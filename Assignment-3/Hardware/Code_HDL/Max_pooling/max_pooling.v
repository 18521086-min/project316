==> flow/design.v <==
`timescale 1ns / 1ps
module line_buffer_2x2
#( 
    parameter SIZE = 32,
    parameter WEIGHT = 10,
    parameter LENGTH = 10 
)
(
    input clk,
    input reset_n,
    input en,
    input load,
    input [SIZE - 1: 0] in,
    output[SIZE -1 : 0] w1,
    output[SIZE -1 : 0] w2,
    output[SIZE -1 : 0] w3,
    output[SIZE -1 : 0] w4
);
    wire [SIZE -1 : 0 ] wire_w1;
    wire [SIZE -1 : 0 ] wire_w2;
    wire [SIZE -1 : 0 ] wire_w3;
    wire [SIZE -1 : 0 ] wire_w4;
    register ww4
    (
        .clk(clk),
        .reset_n(reset_n),
        .load(load),
        .in(in),
        .out(wire_w4)
    );
    register ww3
    (
        .clk(clk),
        .reset_n(reset_n),
        .load(load),
        .in(wire_w4),
        .out(wire_w3)
    );
    shift_register #(.LENGHT(WEIGHT - 1)) ww2
    (
        .clk(clk),
        .reset_n(reset_n),
        .load(load),
        .in(wire_w3),
        .out(wire_w2)
    );
    register ww1
    (
        .clk(clk),
        .reset_n(reset_n),
        .load(load),
        .in(wire_w2),
        .out(wire_w1)
    );
    assign w1 = en ? wire_w1 : 32'bz;
    assign w2 = en ? wire_w2 : 32'bz;
    assign w3 = en ? wire_w3 : 32'bz;
    assign w4 = en ? wire_w4 : 32'bz;
endmodule
`timescale 1ns / 1ps
module max_pooling
#(
    parameter SIZE = 32,
    parameter LENGTH = 32 ,
    parameter WEIGHT = 32 
)
(   
    input clk,
    input reset_n,
    input en,
    input load,
    input [SIZE-1:0] in,
    output[SIZE-1:0] out
);
    wire [SIZE-1:0] wire_w1;
    wire [SIZE-1:0] wire_w2;
    wire [SIZE-1:0] wire_w3;
    wire [SIZE-1:0] wire_w4;
    wire [SIZE-1:0] wire_out;
    line_buffer_2x2 #(.WEIGHT(WEIGHT)) lb_2x2
    (
        .clk(clk),
        .reset_n(reset_n),
        .en(en),
        .load(load),
        .in(in),
        .w1(wire_w1),
        .w2(wire_w2),
        .w3(wire_w3),
        .w4(wire_w4)
    );
    Max4In max_4_in
    (
        .In1(wire_w1),
        .In2(wire_w2),
        .In3(wire_w3),
        .In4(wire_w4),
        .Out(wire_out)
    );
    assign out = en ? wire_out : 32'bz;
endmodule
`timescale 1ns / 1ps
module Max2In 
#(parameter SIZE = 32)
(   
    input [SIZE-1:0] A,
    input [SIZE-1:0] B,
    output[SIZE-1:0] Out
);
    wire Comp_AB;
    wire Comp_Sign;
    wire Sel;
    assign Comp_AB   =    (A > B) ? 1 : 0;
    assign Comp_Sign  = (A[SIZE-1]==0 && B[SIZE-1]==0) ? 1 : 0 ;
    assign Sel = (Comp_Sign && Comp_AB) ? 1 : ( (~(Comp_AB) && ~(Comp_Sign)) ? 1 : 0 );
    assign Out = (Sel) ? A : B ;
endmodule
`timescale 1ns / 1ps
module Max4In 
#(parameter SIZE = 32)
(   
    input [SIZE-1:0] In1,
    input [SIZE-1:0] In2,
    input [SIZE-1:0] In3,
    input [SIZE-1:0] In4,
    output[SIZE-1:0] Out
    );
    wire [SIZE-1:0] Max_wire1;
    wire [SIZE-1:0] Max_wire2;
    Max2In max1(.A(In1),.B(In2),.Out(Max_wire1));
    Max2In max2(.A(In3),.B(In4),.Out(Max_wire2));
    Max2In max_out(.A(Max_wire1),.B(Max_wire2),.Out(Out));
endmodule
module   register 
#(
    parameter SIZE = 32
)
(
    input clk,
    input reset_n,
    input load,
    input [SIZE-1:0] in,
    output reg[SIZE-1:0] out
);
    always @(negedge reset_n, negedge clk) begin
        if(!reset_n) begin
            out = 32'b0;
        end else if (load) begin
            out = in;
        end
    end
endmodule
module shift_register 
#(
    parameter LENGHT = 32,
    localparam SIZE = 32 
)
(
    input clk,
    input reset_n,
    input load,
    input [SIZE -1 : 0 ] in,
    output[SIZE -1 : 0 ] out  
);
    wire [SIZE -1 : 0 ] flow[LENGHT - 1 : 0];
    genvar i;
    generate
        for(i = 0;i<LENGHT;i=i+1) begin : shift
            if( !i ) begin
                register regg_b
                (
                    .clk(clk),
                    .reset_n(reset_n),
                    .load(load),
                    .in(in),
                    .out(flow[i])
                );
            end
            else if (i  == LENGHT -1 ) begin
                register regg_l
                (
                    .clk(clk),
                    .reset_n(reset_n),
                    .load(load),
                    .in(flow[i-1]),
                    .out(out)
                );
            end else begin
                register regg
                (
                    .clk(clk),
                    .reset_n(reset_n),
                    .load(load),
                    .in(flow[i-1]),
                    .out(flow[i])
                );
            end
        end
    endgenerate
endmodule
# ---- From RTL to reports: max_pooling
# Tool output for the design above, in the order of the flow.
# Lines are those of the file above, counted from 1.
# Not given: -
dict set report inputs {
  top_module {max_pooling}
  clock_port {clk}
  library {sky130hd}
  lib_corner {tt_025C_1v80}
}

# ---- Word-level counts
# Yosys after proc, flatten, opt, wreduce and memory -nomap, before mapping. Enables and synchronous resets that opt folds into registers are not counted as muxes. Print and check cells are not counted. Equal cells are merged and count once.
dict set report word_totals {
  inputBits 36
  reg_bits 1088
  out_inout_bits 32
  wordCells 78
}
dict set report classes {
  mux 20
  logic 12
  reduce_and_logical 9
  cmp 3
}
# cell count
set ops {}
lappend ops {{32-bit 2-to-1 mux} 8}
lappend ops {{32-bit greater-than comparator} 3}
lappend ops {{1-bit NOT} 12}
lappend ops {{1-bit 2-to-1 mux} 12}
lappend ops {{1-bit logical AND} 9}

# ---- Logic depth
# Depth = most cells in a row (Yosys ltp): at word level without a register or memory, in the mapped netlist without a sequential cell, where the memories' decode and read muxes count.
dict set report depth {
  word_depth 18
  abc_area 0
  ltp_mapped 21
  depth_no_buf 19
}

# ---- Netlist
# Source: synth_stat.txt of the flow (Yosys; design flattened, memories mapped). It holds for the ABC_AREA given above (unset counts as 0); a run with the other value may have another netlist.
dict set report synth_totals {
  seq_area_um2 27226.1
  n_buf 137
  yosys_area_um2 43326.6
  ff_cells 1088
  stdcells 2820
}
# cell count type_area_um2
set by_type {}
lappend by_type {sky130_fd_sc_hd__dfrtn_1 1088 2.72E+04}
lappend by_type {sky130_fd_sc_hd__mux2_2 1022 1.15E+04}
lappend by_type {sky130_fd_sc_hd__ha_1 99 1.24E+03}
lappend by_type {sky130_fd_sc_hd__mux2i_1 94 940.902}
lappend by_type {sky130_fd_sc_hd__clkbuf_1 125 469.2}
lappend by_type {sky130_fd_sc_hd__inv_1 99 371.606}
lappend by_type {sky130_fd_sc_hd__o21ai_0 69 345.331}
lappend by_type {sky130_fd_sc_hd__nand2_1 76 285.274}
lappend by_type {sky130_fd_sc_hd__a21oi_1 39 195.187}
lappend by_type {sky130_fd_sc_hd__nand4_1 19 118.864}
lappend by_type {sky130_fd_sc_hd__a21o_1 15 112.608}
lappend by_type {sky130_fd_sc_hd__nand3_1 14 70.067}
lappend by_type {sky130_fd_sc_hd__a211oi_1 5 37.536}
lappend by_type {sky130_fd_sc_hd__buf_6 3 33.782}
lappend by_type {sky130_fd_sc_hd__nor4_1 5 31.28}
lappend by_type {sky130_fd_sc_hd__buf_2 6 30.029}
lappend by_type {sky130_fd_sc_hd__a2111oi_0 3 26.275}
lappend by_type {sky130_fd_sc_hd__nand4b_1 3 26.275}
# Not listed: further types 23, cells in them 36.
# The figures by module come from a second, unflattened synthesis with its own total; it is not the netlist above.
dict set report hier_totals {
  cells_unflattened 3401
  hier_area_um2 53501.3
}
# Rows give one instance, submodules left out.
# module seq_area_um2 mod_area_um2 instances cells
set modules {}
lappend modules {register 800.8 1345.0 34 68}
lappend modules {Max2In 0.0 2590.0 3 363}
lappend modules {{line_buffer_2x2 (WEIGHT=32)} 0.0 0.0 1 0}
lappend modules {{shift_register (LENGHT=31)} 0.0 0.0 1 0}
lappend modules {Max4In 0.0 0.0 1 0}
lappend modules {max_pooling 0.0 0.0 1 0}

Lab notebook: max_pooling

Below are 2 stored runs of the flow (Yosys, OpenROAD; platform sky130hd) on max_pooling, each with its settings and what was measured, unordered. Constraints: input delay and output delay 20% of the set period each, output load 0.01 pF.
"power_total_mw": no workload was simulated; the value follows from the tool's default switching activity.

[flow] run 1: files
==> flow/run.sh <==
#!/bin/bash
# the make line also repeats the synthesis and layout settings of config.mk as NAME=value (left out here)
make -C /OpenROAD-flow-scripts/flow DESIGN_CONFIG=/design/flow/config.mk WORK_HOME=/design/flow/orfs CLKGATE_MAP_FILE= finish
==> flow/config.mk <==
export PLATFORM = sky130hd
export DESIGN_NAME = max_pooling
export DESIGN_NICKNAME = max_pooling
export VERILOG_FILES = /design/flow/design.v
export SDC_FILE = /design/flow/constraint.sdc
export NUM_CORES = 4
export LEC_CHECK = 0
export CAP_MARGIN = 20
export CELL_PAD_IN_SITES_GLOBAL_PLACEMENT = 1
export CORE_MARGIN = 6
export CORE_UTILIZATION = 69
export CTS_CLUSTER_DIAMETER = 326
export GPL_ROUTABILITY_DRIVEN = 0
export GPL_TIMING_DRIVEN = 1
export MAX_ROUTING_LAYER = met5
export PLACE_DENSITY_LB_ADDON = 0.17
export SETUP_SLACK_MARGIN = -2.0
export SLEW_MARGIN = 25
export TNS_END_PERCENT = 75
==> flow/constraint.sdc <==
create_clock -name core_clock -period 30.7 [get_ports {clk}]
set_input_delay 6.1400 -clock core_clock [delete_from_list [all_inputs] [get_ports {clk}]]
set_output_delay 6.1400 -clock core_clock [all_outputs]
set_load 0.01 [all_outputs]

[flow] run 1: metrics
[metrics] final_cell_area_um2 = 48373.9
[metrics] design.die.area_um2 = 68950.9
[metrics] hold_worst_slack_ps = 430
[metrics] ws_setup_ps = 868
[metrics] power_total_mw = 4.467
[metrics] setupTns_ps = 0
[metrics] synthesis_area_um2 = 43326.6
[metrics] finalUtil_pct = 78.2

[flow] run 2: files
==> flow/run.sh <==
#!/bin/bash
# the make line also repeats the synthesis and layout settings of config.mk as NAME=value (left out here)
make -C /OpenROAD-flow-scripts/flow DESIGN_CONFIG=/design/flow/config.mk WORK_HOME=/design/flow/orfs CLKGATE_MAP_FILE= finish
==> flow/config.mk <==
export PLATFORM = sky130hd
export DESIGN_NAME = max_pooling
export DESIGN_NICKNAME = max_pooling
export VERILOG_FILES = /design/flow/design.v
export SDC_FILE = /design/flow/constraint.sdc
export NUM_CORES = 4
export LEC_CHECK = 0
export CAP_MARGIN = 20
export CORE_MARGIN = 2
export CORE_UTILIZATION = 69
export SLEW_MARGIN = 20
==> flow/constraint.sdc <==
create_clock -name core_clock -period 19.3 [get_ports {clk}]
set_input_delay 3.8600 -clock core_clock [delete_from_list [all_inputs] [get_ports {clk}]]
set_output_delay 3.8600 -clock core_clock [all_outputs]
set_load 0.01 [all_outputs]

[flow] run 2: metrics
[metrics] design.die.area_um2 = 64813.5
[metrics] ws_setup_ps = -228
[metrics] hold_worst_slack_ps = 429
[metrics] synthesis_area_um2 = 43326.6
[metrics] setupTns_ps = -4806
[metrics] finalUtil_pct = 82.2
[metrics] final_cell_area_um2 = 50926.3
[metrics] power_total_mw = 7.670
